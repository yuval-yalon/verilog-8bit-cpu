==> flow/design.v <==
module alu8 (
  input [7:0] a,
  input [7:0] b,
  input [2:0] alu_op,
  output reg [7:0] result,
  output z_flag,
  output reg c_flag
);
  localparam OP_ADD = 3'b000, OP_SUB = 3'b001, OP_AND = 3'b010, OP_OR = 3'b011, OP_XOR = 3'b100, OP_SHL = 3'b101, OP_SHR = 3'b110, OP_MOV = 3'b111;  
  always @(*) begin
    case(alu_op)
      OP_ADD: result = a + b;
      OP_SUB: result = a - b;
      OP_AND: result = a & b;
      OP_OR: result = a | b;
      OP_XOR: result = a ^ b;
      OP_SHL: result = a << 1;
      OP_SHR: result = a >> 1;
      OP_MOV: result = b;
    endcase
  end
  assign z_flag = (result == 8'h00);
  always @(*) begin
    c_flag = 1'b0;
    case (alu_op)
      OP_ADD: begin
        if ({1'b0, a} + {1'b0, b} > 8'hFF)
          c_flag = 1'b1;
        else
          c_flag = 1'b0;
      end
      OP_SUB: begin
        if (a < b)
          c_flag = 1'b1;
        else
          c_flag = 1'b0;
      end
      OP_SHL: begin
        c_flag = a[7];
      end
      OP_SHR: begin
        c_flag = a[0];
      end
      default: c_flag = 1'b0;
    endcase
  end
endmodule
module regfile (
  input clk,
  input we,
  input [2:0] waddr,
  input [7:0] wdata,
  input [2:0] raddr1,
  input [2:0] raddr2,
  output [7:0] rdata1,
  output [7:0] rdata2
);
  reg [7:0] registers [0:7];
  always @(posedge clk) begin
    if (we)
      registers[waddr] <= wdata;
  end
  assign rdata1 = registers[raddr1];
  assign rdata2 = registers[raddr2];
endmodule
module top (
  input clk,
  input rst_n,
  input start_cmd,
  input [2:0] op_in,
  input [2:0] rd_in,
  input [2:0] rs1_in,
  input [2:0] rs2_in,
  output reg cmd_done,
  output z_flag_out,
  output c_flag_out
);
  reg [1:0] state, next_state;
  localparam IDLE = 2'b00, EXECUTE = 2'b01, WRITEBACK = 2'b10;
  reg [2:0] op_reg;
  reg [2:0] rd_reg;
  reg [2:0] rs1_reg;
  reg [2:0] rs2_reg;
  reg rf_we;
  reg [2:0] rf_raddr1;
  reg [2:0] rf_raddr2;
  reg [2:0] rf_waddr;
  reg [2:0] alu_op_control;
  wire [7:0] rf_rdata1;
  wire [7:0] rf_rdata2;
  wire [7:0] alu_result;
  wire alu_z_flag;
  wire alu_c_flag;
  alu8 u_alu(
    .a(rf_rdata1),
    .b(rf_rdata2),
    .alu_op(alu_op_control),
    .result(alu_result),
    .z_flag(alu_z_flag),
    .c_flag(alu_c_flag)
  );
  regfile u_regfile(
    .clk(clk),
    .we(rf_we),
    .waddr(rf_waddr),
    .wdata(alu_result),
    .raddr1(rf_raddr1),
    .raddr2(rf_raddr2),
    .rdata1(rf_rdata1),
    .rdata2(rf_rdata2)
  );
  always @(posedge clk or negedge rst_n) begin
    if (!rst_n) begin
      state <= IDLE;
      op_reg <= 3'b000;
      rd_reg <= 3'b000;
      rs1_reg <= 3'b000;
      rs2_reg <= 3'b000;
    end
    else begin
      state <= next_state;
      if (state == IDLE && start_cmd == 1) begin
        op_reg <= op_in;
        rd_reg <= rd_in;
        rs1_reg <= rs1_in;
        rs2_reg <= rs2_in;
      end
    end      
  end
  always @(*) begin
    next_state = state;
    cmd_done = 1'b0;
    rf_we = 1'b0;
    rf_raddr1 = rs1_reg;
    rf_raddr2 = rs2_reg;
    rf_waddr = rd_reg;
    alu_op_control = op_reg;
    case (state)
      IDLE: begin
        if (start_cmd)
          next_state = EXECUTE;
      end
      EXECUTE: next_state = WRITEBACK;
      WRITEBACK: begin
        rf_we = 1'b1;
        cmd_done = 1'b1;
        next_state = IDLE;
      end
    endcase
  end
  assign z_flag_out = alu_z_flag;
  assign c_flag_out = alu_c_flag;
endmodule
Tool chain data of top
Tool output for the design above, in the order of the flow.
Line numbers count from 1 in the design file above.
{"block": "setup", "top": "top", "clock": "clk", "library": "sky130hd", "lib_corner": "tt_025C_1v80"}

Word level
Source: Yosys, flattened and elaborated, memories not mapped. Widths are those after wreduce. Registers that Yosys merges into a memory's read port (data or address) are not register bits. Print and check cells do not count.
Yosys's memory passes give these memory sizes; they may raise the number of words (mostly to a power of two), join words into wider ones and drop unused or constant bits.
{"block": "op_classes", "muxes": 10, "compare": 2, "reduce_and_logical": 6, "n_eq": 10, "addsub": 3, "logic": 3}
{"block": "ops", "cell": "8-bit parallel mux with 8-bit select", "count": 1}
{"block": "ops", "cell": "3-bit equality test with constant B", "count": 4}
{"block": "ops", "cell": "8-bit by 8-bit adder with 9-bit output", "count": 1}
{"block": "ops", "cell": "9-bit by 8-bit > comparator with 1-bit output with constant B", "count": 1}
{"block": "ops", "cell": "8-bit adder", "count": 1}
{"block": "ops", "cell": "8-bit subtractor", "count": 1}
{"block": "ops", "cell": "8-bit less-than comparator", "count": 1}
{"block": "ops", "cell": "8-bit bitwise AND", "count": 1}
{"block": "ops", "cell": "8-bit OR", "count": 1}
{"block": "ops", "cell": "8-bit bitwise XOR", "count": 1}
{"block": "ops", "cell": "8-bit zero test", "count": 1}
{"block": "ops", "cell": "8-bit two-way mux", "count": 1}
{"block": "ops", "cell": "3-bit by 2-bit equality test with 1-bit output with constant B", "count": 2}
{"block": "ops", "cell": "2-bit parallel mux with 3-bit select", "count": 1}
{"block": "ops", "cell": "1-bit parallel mux with 4-bit select", "count": 1}
{"block": "ops", "cell": "1-bit two-way mux", "count": 4}
{"block": "ops", "cell": "3-bit by 1-bit equality test with 1-bit output with constant B", "count": 1}
{"block": "ops", "cell": "3-bit zero test", "count": 1}
{"block": "ops", "cell": "3-bit nonzero test", "count": 1}
{"block": "ops", "cell": "3-bit two-way mux", "count": 1}
{"block": "ops", "cell": "2-bit by 1-bit equality test with 1-bit output with constant B", "count": 1}
{"block": "ops", "cell": "2-bit equality test with constant B", "count": 1}
{"block": "ops", "cell": "2-bit != test with constant B", "count": 1}
{"block": "ops", "cell": "2-bit zero test", "count": 1}
{"block": "ops", "cell": "2-bit AND reduction", "count": 1}
{"block": "ops", "cell": "2-bit two-way mux", "count": 1}
{"block": "ops", "cell": "1-bit logical AND", "count": 1}
{"block": "word_totals", "ramBits": 64, "memories": 1, "input_bits": 15, "register_bits": 14}
{"block": "memory_table", "memory": "u_regfile.registers", "size": 8, "word_bits": 8, "read_ports": 2, "write_ports": 1, "line_no": 58, "text": "reg [7:0] registers [0:7];"}

Logic depth
Depth = most cells in a row (Yosys ltp): at word level without a register or memory, in the mapped netlist without a sequential cell, where the memories' decode and read muxes count.
{"block": "logic_depth", "depth_word": 4, "ABC_AREA": 0, "depth_mapped": 14, "mapped_depth_nobuf": 12}

Synthesis result
Yosys stat after the flow's synthesis: flattened, memories mapped to cells. It holds for the ABC_AREA given above (unset counts as 0); a run with the other value may have another netlist.
{"block": "types", "cell": "sky130_fd_sc_hd__edfxtp_1", "count": 64}
{"block": "types", "cell": "sky130_fd_sc_hd__mux4_2", "count": 21}
{"block": "types", "cell": "sky130_fd_sc_hd__dfrtp_1", "count": 14}
{"block": "types", "cell": "sky130_fd_sc_hd__ha_1", "count": 24}
{"block": "types", "cell": "sky130_fd_sc_hd__mux2_2", "count": 22}
{"block": "types", "cell": "sky130_fd_sc_hd__mux4_1", "count": 7}
{"block": "types", "cell": "sky130_fd_sc_hd__buf_6", "count": 10}
{"block": "types", "cell": "sky130_fd_sc_hd__inv_1", "count": 25}
{"block": "types", "cell": "sky130_fd_sc_hd__a21oi_1", "count": 15}
{"block": "types", "cell": "sky130_fd_sc_hd__nand2_1", "count": 18}
{"block": "types", "cell": "sky130_fd_sc_hd__nor2_1", "count": 18}
{"block": "types", "cell": "sky130_fd_sc_hd__nand2b_1", "count": 10}
{"block": "types", "cell": "sky130_fd_sc_hd__mux2i_1", "count": 6}
{"block": "types", "cell": "sky130_fd_sc_hd__o21ai_0", "count": 12}
{"block": "types", "cell": "sky130_fd_sc_hd__nor2b_1", "count": 9}
{"block": "types", "cell": "sky130_fd_sc_hd__a21o_1", "count": 6}
{"block": "types", "cell": "sky130_fd_sc_hd__o22ai_1", "count": 7}
{"block": "types", "cell": "sky130_fd_sc_hd__fa_1", "count": 2}
Other cell types: 44; their cells: 90.
{"block": "synth_totals", "mapped_area_um2": 4933.5, "sequential_area_um2": 2298.5, "mapped_cells": 380, "ffs": 79}
By module: a second synthesis without flattening, with its own total; a netlist apart from the flattened one above.
{"block": "hier_totals", "hier_cells": 370, "hier_area_um2": 5092.4}
Rows give one instance, submodules left out.
{"block": "modules", "mod": "regfile", "area_um2": 3078.0, "cells": 135, "seq_area_um2": 1921.8, "instances": 1}
{"block": "modules", "mod": "alu8", "area_um2": 1435.1, "cells": 203, "seq_area_um2": 0.0, "instances": 1}
{"block": "modules", "mod": "top", "area_um2": 579.3, "cells": 32, "seq_area_um2": 376.6, "instances": 1}

Path before layout
Source: OpenSTA report_checks on the synthesized netlist (no wires, ideal clock, input and output delay 20% of the period each), path of least setup slack; recovery checks are left aside. Register names are those of the netlist, which keeps one name where synthesis merged equal registers.
{"block": "synth_timing", "kind": "reg2out", "startpoint": "register rs1_reg[2]", "endpoint": "output port z_flag_out", "stages": 15, "path_delay_ns": 3.710, "arrival_time_ns": 3.710, "t_first_pin_ns": 0.000, "out_delay_ns": 2.000, "path_slack_ns": 4.290, "clock_period_ns": 10.0, "synth_period_reached_ns": 5.71}
"path_delay_ns" is the arrival time less input delay plus setup time.
At an output port there is no setup time.
"stages": output pins that drive a net of the path, with the launching flip-flop's if there is one; two outputs of one cell count as two.
"synth_period_reached_ns" is the clock period less the worst setup slack; recovery checks do not enter. This is arithmetic on one report: input and output delays are still those of the set period (20% each).
The rows between start and end are the longest chain of elaborated cells between them; the timing report does not say that the signal goes this way. Where chains are equally long, one stands for them.
Each line given opens the expression or statement behind the cell; cells for indexed reads and writes are added by Yosys, which also makes memories of some case tables.
A memory read counts as a cell of the chain, while the word-level depth stops at memories.
{"block": "synth_between", "cell_sequence": "sky130_fd_sc_hd__dfrtp_1 > sky130_fd_sc_hd__buf_6 > sky130_fd_sc_hd__clkbuf_1 > sky130_fd_sc_hd__mux4_1 > sky130_fd_sc_hd__mux2i_1 > sky130_fd_sc_hd__inv_1 > sky130_fd_sc_hd__ha_1 > sky130_fd_sc_hd__fa_1 > sky130_fd_sc_hd__a21o_1 > sky130_fd_sc_hd__a21oi_1 > sky130_fd_sc_hd__o21bai_1 > sky130_fd_sc_hd__a21o_1 > sky130_fd_sc_hd__a32o_1 > sky130_fd_sc_hd__nor4_1 > sky130_fd_sc_hd__nor4_2", "elab_chain_cells": 4, "cells_between": 8, "cone_classes": "2 x add/sub; 1 x mux; 3 x logic; 1 x reduce/logical; 1 x memory"}
{"block": "synth_rtl", "element": "start: declaration", "line_no": 82, "text": "reg [2:0] rs1_reg;"}
{"block": "synth_rtl", "element": "start: assignment", "line_no": 117, "text": "rs1_reg <= 3'b000;"}
{"block": "synth_rtl", "element": "start: assignment", "line_no": 125, "text": "rs1_reg <= rs1_in;"}
{"block": "synth_rtl", "element": "memory read 8 x 8 bit", "line_no": 58, "text": "reg [7:0] registers [0:7];"}
{"block": "synth_rtl", "element": "8-bit subtractor", "line_no": 13, "text": "OP_SUB: result = a - b;"}
{"block": "synth_rtl", "element": "8-bit parallel mux with 8-bit select", "line_no": 11, "text": "case(alu_op)"}
{"block": "synth_rtl", "element": "8-bit zero test", "line_no": 22, "text": "assign z_flag = (result == 8'h00);"}
{"block": "synth_rtl", "element": "end: declaration", "line_no": 75, "text": "output z_flag_out,"}

Worst path after layout
Path of least setup slack in the final report of run 1 (OpenROAD, finished layout, wires in). Where an end is a register, its clock arrival counts in the times.
{"block": "layout_timing", "kind": "reg2out", "startpoint": "register rs2_reg[2]", "endpoint": "output port z_flag_out", "path_slack_ns": 0.04, "t_first_pin_ns": 0.34, "stages": 13, "out_delay_ns": 1.28, "arrival_time_ns": 5.09, "clock_period_ns": 6.41}
The rows between start and end are the longest chain of elaborated cells between them; the timing report does not say that the signal goes this way. Where chains are equally long, one stands for them.
A memory read counts as a cell of the chain, while the word-level depth stops at memories.
{"block": "layout_between", "cell_sequence": "sky130_fd_sc_hd__dfrtp_1 > sky130_fd_sc_hd__clkbuf_1 > sky130_fd_sc_hd__clkbuf_2 > sky130_fd_sc_hd__mux4_2 > sky130_fd_sc_hd__a21oi_1 > sky130_fd_sc_hd__ha_1 > sky130_fd_sc_hd__inv_1 > sky130_fd_sc_hd__o41ai_1 > sky130_fd_sc_hd__a221oi_1 > sky130_fd_sc_hd__o31a_1 > sky130_fd_sc_hd__or4b_1 > sky130_fd_sc_hd__nor4_2 > sky130_fd_sc_hd__clkdlybuf4s50_1", "elab_chain_cells": 4, "cells_between": 8, "cone_classes": "2 x add/sub; 1 x mux; 3 x logic; 1 x reduce/logical; 1 x memory"}
{"block": "layout_rtl", "element": "start: declaration", "line_no": 83, "text": "reg [2:0] rs2_reg;"}
{"block": "layout_rtl", "element": "start: assignment", "line_no": 118, "text": "rs2_reg <= 3'b000;"}
{"block": "layout_rtl", "element": "start: assignment", "line_no": 126, "text": "rs2_reg <= rs2_in;"}
{"block": "layout_rtl", "element": "memory read 8 x 8 bit", "line_no": 58, "text": "reg [7:0] registers [0:7];"}
{"block": "layout_rtl", "element": "8-bit subtractor", "line_no": 13, "text": "OP_SUB: result = a - b;"}
{"block": "layout_rtl", "element": "8-bit parallel mux with 8-bit select", "line_no": 11, "text": "case(alu_op)"}
{"block": "layout_rtl", "element": "8-bit zero test", "line_no": 22, "text": "assign z_flag = (result == 8'h00);"}
{"block": "layout_rtl", "element": "end: declaration", "line_no": 75, "text": "output z_flag_out,"}

Subject: flow runs of top

Hi,

top through Yosys and OpenROAD on sky130hd: 2 stored runs, unordered, with their settings and measured results. The constraints put input and output delay at 20% of the set period each and load the outputs with 0.01 pF.
"timing.achieved_period_ns" = clock period - worst setup slack. The figure is calculated, with input and output delays left at 20% of the set period.
"critical_path_time_ns" = time allowed to the worst setup path (clock period - input delay - output delay, where it has them) - its slack; a late launch clock adds to it, a late capture clock takes from it.
"design_power_uw" is the tool's figure for a default switching activity; nothing was simulated.

{"run": "run 1", "settings": { "period_ns": 6.41, "CORE_UTILIZATION": 40, "SETUP_SLACK_MARGIN": -0.22, "PLACE_DENSITY_LB_ADDON": 0.25, "CORE_MARGIN": 4, "CELL_PAD_IN_SITES_GLOBAL_PLACEMENT": 1, "CELL_PAD_IN_SITES_DETAIL_PLACEMENT": 1, "TNS_END_PERCENT": 100, "GPL_TIMING_DRIVEN": 0, "GPL_ROUTABILITY_DRIVEN": 1, "SLEW_MARGIN": 35, "CAP_MARGIN": 20 }, "results": { "post_synth_area_um2": 4933.5, "design_power_uw": 1031, "fin_ws_ns": 0.040, "timing.achieved_period_ns": 6.370, "die_um2": 14174.1, "tns_ns": 0.000, "worst_hold_slack_ns": 0.357, "post_route_util_pct": 46.9, "final_stdcell_area_um2": 5659.2, "critical_path_time_ns": 5.09, "worst_setup_path_type": "reg2out" }}
{"run": "run 2", "settings": { "period_ns": 3.2, "CORE_UTILIZATION": 21, "SETUP_SLACK_MARGIN": 0.55, "CELL_PAD_IN_SITES_DETAIL_PLACEMENT": 0, "TNS_END_PERCENT": 80, "CTS_CLUSTER_DIAMETER": 116, "CAP_MARGIN": 5, "CORE_MARGIN": 2, "SLEW_MARGIN": 20 }, "results": { "post_synth_area_um2": 4933.5, "design_power_uw": 1990, "fin_ws_ns": -1.342, "timing.achieved_period_ns": 4.542, "die_um2": 24735.4, "tns_ns": -11.069, "worst_hold_slack_ns": 0.349, "post_route_util_pct": 30.9, "final_stdcell_area_um2": 7189.4, "critical_path_time_ns": 3.90, "worst_setup_path_type": "reg2out" }}

Regards
